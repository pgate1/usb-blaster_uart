==> flow/design.v <==
module sys_reset (
	RSTn, CLK, DOUT
);
input RSTn;
input CLK;
output DOUT;
reg [15:0]count;
wire count_up;
	always @(negedge RSTn or posedge CLK) begin
		if(~RSTn)
			count <= 16'h0000;
		else if(count_up==1'b0)
			count <= count + 1;
	end
	assign count_up = count[15];
	assign DOUT = ~count_up;
endmodule
Step by step through the tools: sys_reset
What the tools print for sys_reset, step after step.
Line numbers count from 1 in the design file above.
Library cell names are shortened.
{"block": "inputs", "design": "sys_reset", "clock": "CLK", "library": "sky130hd", "pvt_corner": "tt_025C_1v80"}

Word-level counts
Yosys after proc, flatten, opt, wreduce and memory -nomap, before mapping. Memory bits, and registers merged into a memory's read port (data or address), are not among the register bits. Print and check cells are not counted. Equal cells are merged and count once.
{"block": "op_classes", "n_addsub": 1, "n_logic": 1, "mux": 1}
{"block": "op_table", "cell": "16-bit by 1-bit adder with 16-bit output with constant B", "count": 1}
{"block": "op_table", "cell": "16-bit two-way mux", "count": 1}
{"block": "op_table", "cell": "1-bit inverter", "count": 1}
{"block": "bits", "wordCells": 5, "regBits": 16, "output_inout_bits": 1, "input_bits": 2}

Depth
Depth = most cells in a row (Yosys ltp): at word level without a register or memory, in the mapped netlist without a sequential cell, where the memories' decode and read muxes count.
{"block": "depth", "word_depth": 2, "abc_area": 1, "ltp_mapped": 7}

Mapped cells and area
Yosys stat after the flow's synthesis: flattened, memories mapped to cells. It holds for the ABC_AREA given above (unset counts as 0); a run with the other value may have another netlist.
Totals and module areas in this step are rounded.
{"block": "types", "type": "dfrtp_1", "count": 16, "type_area_um2": 400.384}
{"block": "types", "type": "nand2_1", "count": 25, "type_area_um2": 93.84}
{"block": "types", "type": "inv_1", "count": 14, "type_area_um2": 52.55}
{"block": "types", "type": "nand4_1", "count": 7, "type_area_um2": 43.792}
{"block": "types", "type": "xnor2_1", "count": 5, "type_area_um2": 43.792}
{"block": "types", "type": "nor2_1", "count": 10, "type_area_um2": 37.536}
{"block": "types", "type": "nand3_1", "count": 7, "type_area_um2": 35.034}
{"block": "types", "type": "nor2_4", "count": 2, "type_area_um2": 22.522}
{"block": "types", "type": "nand3_2", "count": 2, "type_area_um2": 20.019}
{"block": "types", "type": "xor2_1", "count": 2, "type_area_um2": 17.517}
{"block": "types", "type": "ha_1", "count": 1, "type_area_um2": 12.512}
{"block": "types", "type": "nor3_2", "count": 1, "type_area_um2": 10.01}
{"block": "types", "type": "nand2_2", "count": 1, "type_area_um2": 6.256}
{"block": "types", "type": "nor2_2", "count": 1, "type_area_um2": 6.256}
{"block": "types", "type": "nor3_1", "count": 1, "type_area_um2": 5.005}
{"block": "types", "type": "o21ai_0", "count": 1, "type_area_um2": 5.005}
{"block": "types", "type": "o21ai_1", "count": 1, "type_area_um2": 5.005}
{"block": "types", "type": "inv_2", "count": 1, "type_area_um2": 3.754}
{"block": "mapped", "area_um2": 820, "seq_area_um2": 400, "mapped_cells": 98, "ffs": 16}

Worst setup path after synthesis
Path of least setup slack by OpenSTA after synthesis, without wires, with an ideal clock, recovery checks aside; 20% of the period is set as input and as output delay. Where synthesis merged equal registers, the netlist keeps one of their names.
{"block": "synth_path", "path_kind": "reg-to-reg", "start": "reg count[0]", "end": "reg count[10]", "delay_ns": 1.143, "arrival_time_ns": 1.025, "path_slack_ns": 1.267, "required_ns": 2.292, "setup_ns": 0.118, "n_path_buf": 0, "t_first_pin_ns": 0.000, "driving_pins": 7, "tclk_ns": 2.41, "period_less_setup_slack_ns": 1.143}
"delay_ns" = arrival - input delay + setup time.
"driving_pins" counts driving pins, that of a launching flip-flop among them; a cell with two outputs on the path counts twice.
"period_less_setup_slack_ns" is the clock period less the worst setup slack; recovery checks do not enter. This is arithmetic on one report: input and output delays are still those of the set period (20% each).
Between the ends stands the longest chain of elaborated cells between them, by number of cells; it is not shown to be the way that was timed. Of several equally long chains one is given.
Each line given opens the expression or statement behind the cell; cells for indexed reads and writes are added by Yosys, which also makes memories of some case tables.
{"block": "synth_via", "path_cell_list": "dfrtp_1 -> ha_1 -> nand3_2 -> nor2_4 -> nand2_1 -> xor2_1 -> inv_1", "elab_chain_cells": 1}
{"block": "synth_rtl", "item": "start: declaration", "line": 7, "source": "reg [15:0]count;"}
{"block": "synth_rtl", "item": "start: assignment", "line": 11, "source": "count <= 16'h0000;"}
{"block": "synth_rtl", "item": "start: assignment", "line": 13, "source": "count <= count + 1;"}
{"block": "synth_rtl", "item": "16-bit by 1-bit adder with 16-bit output", "line": 13}
{"block": "synth_rtl", "item": "end: assignment", "line": 11}
{"block": "synth_rtl", "item": "end: assignment", "line": 13}
{"block": "synth_rtl", "item": "end: declaration", "line": 7}

Worst path after layout
From the final timing report of run 1: the path of least setup slack in the routed layout; clock arrival at registers is part of the times.
{"block": "layout_path", "path_kind": "reg-to-reg", "start": "reg count[1]", "end": "reg count[10]", "n_path_buf": 0, "driving_pins": 7, "setup_ns": 0.11, "t_first_pin_ns": 0.25, "tclk_ns": 0.91, "arrival_time_ns": 1.41, "path_slack_ns": -0.36, "required_ns": 1.05}
Between the ends stands the longest chain of elaborated cells between them, by number of cells; it is not shown to be the way that was timed. Of several equally long chains one is given.
{"block": "layout_via", "path_cell_list": "dfrtp_1 -> ha_4 -> nand3_2 -> nor2_4 -> nand2_2 -> xor2_1 -> inv_1", "elab_chain_cells": 1}
{"block": "layout_rtl", "item": "start: declaration", "line": 7, "source": "reg [15:0]count;"}
{"block": "layout_rtl", "item": "start: assignment", "line": 11, "source": "count <= 16'h0000;"}
{"block": "layout_rtl", "item": "start: assignment", "line": 13, "source": "count <= count + 1;"}
{"block": "layout_rtl", "item": "16-bit by 1-bit adder with 16-bit output", "line": 13}
{"block": "layout_rtl", "item": "end: assignment", "line": 11}
{"block": "layout_rtl", "item": "end: assignment", "line": 13}
{"block": "layout_rtl", "item": "end: declaration", "line": 7}

Subject: flow runs of sys_reset

Hi,

Settings and measured results of 2 stored flow runs for module sys_reset (sky130hd), not sorted in any way. The constraints put input and output delay at 20% of the set period each and load the outputs with 0.01 pF.
"achievedPeriod_ns" is the run's clock period less its worst setup slack. It is reckoned from that one timing run; input and output delays stay at 20% of the period that was set.
"critical_path_time_ns" is the time allowed to the run's worst setup path (the clock period less input and output delay, where it has them) less its slack. Clock arrival times count: a late capture clock shortens it, a late launch clock lengthens it.
"power_total_mw" rests on the timing tool's default activity at the inputs, not on a simulated workload.
The results are shown rounded.

{"run": "run 1", "settings": { "period_ns": 0.91, "CORE_UTILIZATION": 17, "SETUP_SLACK_MARGIN": 0.25, "PLACE_DENSITY_LB_ADDON": 0.17, "ABC_AREA": 1, "CTS_CLUSTER_SIZE": 71, "CAP_MARGIN": 30, "MIN_ROUTING_LAYER": "met1", "MAX_ROUTING_LAYER": "met4", "CORE_MARGIN": 2, "SLEW_MARGIN": 20 }, "results": { "synth_area_um2": 820, "die_footprint_um2": 5400, "stdcell_area_um2": 1200, "final_util_frac": 0.26, "worst_setup_slack_ns": -0.36, "setupTns_ns": -4.1, "power_total_mw": 1.4, "achievedPeriod_ns": 1.266, "critical_path_time_ns": 1.27, "worstPathKind": "reg-to-reg" }}
{"run": "run 2", "settings": { "period_ns": 1.54, "CORE_UTILIZATION": 36, "SETUP_SLACK_MARGIN": 0.26, "PLACE_DENSITY": 0.56, "HOLD_SLACK_MARGIN": 0.06, "CORE_ASPECT_RATIO": 0.58, "CORE_MARGIN": 5, "CELL_PAD_IN_SITES_DETAIL_PLACEMENT": 1, "TNS_END_PERCENT": 85, "ABC_AREA": 0, "GPL_ROUTABILITY_DRIVEN": 1, "CTS_CLUSTER_SIZE": 31, "CAP_MARGIN": 30, "SLEW_MARGIN": 20, "MAX_ROUTING_LAYER": "met5" }, "results": { "synth_area_um2": 730, "die_footprint_um2": 3100, "stdcell_area_um2": 900, "final_util_frac": 0.47, "worst_setup_slack_ns": 0.26, "setupTns_ns": 0.000, "power_total_mw": 0.71, "achievedPeriod_ns": 1.282, "critical_path_time_ns": 1.28, "worstPathKind": "reg-to-reg" }}

Regards
